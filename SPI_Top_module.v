==> flow/design.v <==
module RAM_v2 (din,clk,rst_n,rx_valid,dout,tx_valid); 
input [9:0] din; 
input clk,rst_n,rx_valid; 
output reg [7:0] dout; 
output reg tx_valid; 
parameter MEM_DEPTH=256; 
parameter ADDR_SIZE=8 ; 
reg [7:0] mem [MEM_DEPTH-1:0] ; 
reg [ADDR_SIZE-1:0] addr; 
always @(posedge clk) begin 
	if(~rst_n) begin 
		dout<=0; 
		tx_valid<=0; 
	end 
	else if(rx_valid)
		case(din[9:8]) 
			2'b00:begin 
				addr<=din[7:0]; 
				tx_valid<=0;
			end 
 			2'b01:begin 
 				mem[addr]<=din[7:0]; 
 				tx_valid<=0;
 			end 
			2'b10:begin 
				addr<=din[7:0];
				tx_valid<=0;
			end
			2'b11: begin 
				dout<=mem[addr]; 
				tx_valid<=1; 
			end 
		endcase 
	if(din[9:8]!=2'b11)
		tx_valid<=0; 
end 
endmodule 
module SPI_Slave (MOSI,MISO,SS_n,clk,rst_n,rx_data,rx_valid,tx_data,tx_valid); 
input MOSI,SS_n,clk,rst_n,tx_valid; 
input [7:0] tx_data;
output reg MISO,rx_valid; 
output reg [9:0] rx_data;
reg [3:0] counter;  
reg [2:0] cs,ns; 
reg read_addr;
parameter IDLE      = 3'b000;  
parameter CHK_CMD   = 3'b001;  
parameter WRITE     = 3'b010; 
parameter READ_ADD  = 3'b011;  
parameter READ_DATA = 3'b100;  
always @(posedge clk) begin 
	if(~rst_n)   
		cs<=IDLE;  
	else 
		cs<=ns; 
end  
always @(*) begin 
	case(cs)  
	IDLE: 
		if(~SS_n)
			ns=CHK_CMD; 
		else 
			ns=IDLE ; 
	CHK_CMD: begin  
		if(SS_n)  
			ns=IDLE;
		else begin
			if(~MOSI)
				ns=WRITE;  
			else begin
				if(read_addr) begin
					ns=READ_DATA; 
				end
				else begin
					ns=READ_ADD; 
				end
			end
		end
	end 
	WRITE:   
		if(SS_n)
			ns=IDLE; 
		else 
			ns=WRITE; 
	READ_DATA:  
		if(SS_n)
			ns=IDLE; 
		else 
			ns=READ_DATA; 
	READ_ADD: 
		if(SS_n)
			ns=IDLE; 
		else 
			ns=READ_ADD; 
	default :  
		ns=IDLE; 
	endcase
end 
always @(posedge clk) begin 
	if(~rst_n) begin 
		rx_data<=0;
		rx_valid<=0;
		counter<=0; 
		MISO<=0;
        read_addr <= 0;  
	end 
	else begin 
		case(cs)
			IDLE:begin 
			rx_data<=0;
			rx_valid<=0;
			counter<=0; 
			MISO<=0;
			end 
			CHK_CMD : begin 
				rx_data<=0;
				rx_valid<=0;
				counter<=0; 
			end 
			WRITE : begin 
				rx_data[9-counter]<=MOSI;
				counter<=counter+1;  
				if(counter==9) begin 
					counter<=0; 
					rx_valid<=1; 
				end 
			end 
			READ_ADD: begin 
				rx_data[9-counter]<=MOSI; 
				counter<=counter+1; 
				if(counter==9) begin 
					counter<=0; 
					rx_valid<=1; 
					read_addr<=1;  
				end 
			end 
			READ_DATA: begin 
				rx_data[9-counter]<=MOSI; 
				counter<=counter+1; 
				if(counter==9) begin 
					counter<=0; 
					rx_valid<=1;
				end 
				if(tx_valid) begin 
					if(counter<=8) 
						MISO<=tx_data[8-counter]; 
					else 
						MISO<=0; 
					if(counter==8)  
						read_addr<=0;
				end 
				else 
					MISO<=0;
			end 
			default : begin 
				rx_data<=0;
				rx_valid<=0;
				counter<=0; 
				MISO<=0;
			end 
		endcase 
	end 
end 
endmodule 
module SPI_Top_module (MOSI,MISO,SS_n,rst_n,clk); 
input MOSI,SS_n,clk,rst_n; 
output MISO; 
wire [9:0] rx_data;
wire rx_valid; 
wire tx_valid; 
wire [7:0] tx_data; 
SPI_Slave U1 (.MOSI(MOSI),.MISO(MISO),.SS_n(SS_n),.clk(clk),.rst_n(rst_n),.rx_data(rx_data),
				.rx_valid(rx_valid),.tx_data(tx_data),.tx_valid(tx_valid)); 
RAM_v2 U2 (.din(rx_data),.clk(clk),.rst_n(rst_n),.rx_valid(rx_valid),.dout(tx_data),.tx_valid(tx_valid)); 
endmodule 
# Reports on SPI_Top_module
# The steps from the RTL of SPI_Top_module to its reports follow in flow order.
# Line numbers count from 1 in the design file above.
# Library cell names are shortened.
# Not given: n/a
# setup
design	SPI_Top_module
clock	clk
cell_library	sky130hd
corner	tt_025C_1v80

# Word-level counts
# Source: Yosys, flattened and elaborated, memories not mapped. Widths are those after wreduce. Registers that Yosys merges into a memory's read port (data or address) are not register bits. Print and check cells do not count. Equal cells are merged and count once.
# Yosys's memory passes give these memory sizes; they may raise the number of words (mostly to a power of two), join words into wider ones and drop unused or constant bits.
# bits
out_inout_bits	1
latch_bits	0
n_memories	1
ramBits	2048
clocked_rd_ports_x_width	8
reg_bits	29
mem_bits_ro	0
# mem_list
name	words	word_bits	read_ports	write_ports	line_no	rtl
U2.mem	256	8	1	1	8	reg [7:0] mem [MEM_DEPTH-1:0] ;
# op_classes
eq_ne	13
cmp	1
n_div	0
bitwise	5
n_mux	25
shifts	3
multipliers	0
addsub	4
reduce_logical	15
# ops
op	n
2-to-1 mux 8 bit	6
variable shift 1 x 33 -> 10 bit	1
variable shift 1 x 33 -> 10 bit (first input constant)	1
negation 32 -> 33 bit	1
indexed select 8 x 32 -> 1 bit	1
OR reduction 3 bit	5
case mux 3 bit (select 5 bit)	1
2-to-1 mux 3 bit	4
bitwise AND 10 bit	1
OR 10 bit	1
NOT 10 bit	1
subtractor 4 x 4 -> 5 bit (first input constant)	2
== test 4 bit (second input constant)	2
case mux 1 bit (select 2 bit)	4
2-to-1 mux 1 bit	8
!= test 2 x 1 -> 1 bit (second input constant)	3
== test 3 x 2 -> 1 bit (second input constant)	2
== test 2 bit (second input constant)	2
AND reduction 2 bit	2
OR reduction 2 bit	2
adder 4 x 1 -> 4 bit (second input constant)	1
less-or-equal comparator 4 bit (second input constant)	1
AND reduction 4 bit	1
2-to-1 mux 2 bit	2
== test 3 x 1 -> 1 bit (second input constant)	1
== test 3 bit (second input constant)	1
logical NOT 3 bit	1
AND reduction 3 bit	1
# Other operator kinds: 6; their cells: 7.

# Longest topological paths
# Yosys ltp: most cells in a row. Word level: on the elaborated netlist, between registers, memories and ports. Mapped: between sequential cells and ports; inverters and the memories' decode and read muxes count.
# depth
word_depth	6
ABC_AREA	0
ltp_mapped	15
mapped_depth_nobuf	15

# Synthesis result
# Yosys stat after the flow's synthesis: flattened, memories mapped to cells. It holds for the ABC_AREA given above (unset counts as 0); a run with the other value may have another netlist.
# The area totals of this step are shown rounded.
# by_type
cell_type	n
edfxtp_1	2056
mux4_2	474
mux2i_1	212
nor2_1	323
dfxtp_1	31
a22oi_1	67
nand2_1	129
buf_4	59
buf_2	75
o22ai_1	47
clkbuf_1	75
nand3_1	49
a21oi_1	39
a32oi_1	20
ha_1	14
o21ai_0	34
buf_6	14
nand4_1	18
# Other cell types: 51; their cells: 257.
# synth_totals
ffs	2087
cell_count	3993
mapped_area_um2	81800
# The figures by module come from a second, unflattened synthesis with its own total; it is not the netlist above.
# hier_totals
hier_cells	3900
area_unflattened_um2	81100
# Each row is one instance without its submodules.
# by_module
mod	instances	n_cells	mod_seq_area_um2	area_um2
RAM_v2	1	3755	61900	79700
SPI_Slave	1	145	440	1340
SPI_Top_module	1	0	0.0	0.0

# Timing after synthesis
# OpenSTA on the mapped netlist: ideal clock, no wires. The path of least setup slack (recovery checks aside). Input and output delay are each 20% of the period. Register names are those of the netlist, which keeps one name where synthesis merged equal registers.
# synth_timing
kind	flip-flop to flip-flop
start	reg U1.rx_data[2]
end	reg U2.addr[2]
setup_time_ns	0.858
path_buffers	0
tclk_ns	6.16
path_stages	1
delay_ns	4.268
t_arrival_ns	3.410
required_time_ns	5.302
setup_slack_ns	1.892
period_less_setup_slack_ns	4.268
# "delay_ns" is the arrival time less input delay plus setup time.
# "path_stages": output pins that drive a net of the path, with the launching flip-flop's if there is one; two outputs of one cell count as two.
# "period_less_setup_slack_ns" is the clock period less the worst setup slack; recovery checks do not enter. This is arithmetic on one report: input and output delays are still those of the set period (20% each).
# A register here has more assigning lines than the two given.
# Where a signal picks the word or bit written, the line may be left out of the assigning lines.
# synth_between
cell_sequence	dfxtp_1
elab_chain_len	0
cone_cells	0
lines_between	0
# synth_rtl
item	line_no	rtl
from (decl)	42	output reg [9:0] rx_data;
from (assign)	101	rx_data<=0;
from (assign)	110	rx_data<=0;
to (assign)	18	addr<=din[7:0];
to (assign)	26	addr<=din[7:0];
to (decl)	9	reg [ADDR_SIZE-1:0] addr;

# Path in the finished layout
# Path of least setup slack in the final report of flow run 1 (OpenROAD, finished layout, wires in). Where an end is a register, its clock arrival counts in the times.
# layout_timing
kind	flip-flop to flip-flop
start	reg U2.addr[1]
end	reg U2.dout[0]
t_arrival_ns	5.11
required_time_ns	8.15
path_stages	10
tclk_ns	7.4
setup_time_ns	0.13
path_buffers	2
setup_slack_ns	3.03
# layout_between
cell_sequence	edfxtp_1 > buf_12 > buf_4 > mux4_2 > nor2b_1 > a211oi_1 > a211oi_1 > a21oi_1 > o311a_1 > a31oi_1
# layout_rtl
item	line_no	rtl
from (decl)	9	reg [ADDR_SIZE-1:0] addr;
from (assign)	18	addr<=din[7:0];
from (assign)	26	addr<=din[7:0];
to (decl)	4	output reg [7:0] dout;
# Chain of elaborated cells between the ends: none given.

# Settings and measured results of 2 stored flow runs for module SPI_Top_module (sky130hd), not sorted in any way. The constraints put input and output delay at 20% of the set period each and load the outputs with 0.01 pF.
# "worstPathTime_ns" = time allowed to the worst setup path (clock period - input delay - output delay, where it has them) - its slack; a late launch clock adds to it, a late capture clock takes from it.
# "totalPower_mw" rests on the timing tool's default activity at the inputs, not on a simulated workload.
# The measured numbers are rounded.
# A setting shown as - is not set for that run.
run	period_ns	CORE_UTILIZATION	SETUP_SLACK_MARGIN	PLACE_DENSITY_LB_ADDON	HOLD_SLACK_MARGIN	CORE_MARGIN	CELL_PAD_IN_SITES_DETAIL_PLACEMENT	TNS_END_PERCENT	MAX_ROUTING_LAYER	CAP_MARGIN	SLEW_MARGIN	yosys_chip_area_um2	design.die.area_um2	finalCellArea_um2	utilization_frac	ws_setup_ns	tns_ns	worst_hold_slack_ns	totalPower_mw	worstPathTime_ns	worst_path_kind
flow run 1	7.4	32	-0.18	0.05	-0.01	5	2	5	met5	20	20	81800	266000	93600	0.368	3.03	0.000	0.413	24.3	4.37	flip-flop to flip-flop
flow run 2	6.71	40	-	-	-	2	-	-	-	20	20	81800	208000	91400	0.451	2.30	0.000	0.414	25.4	4.41	flip-flop to flip-flop
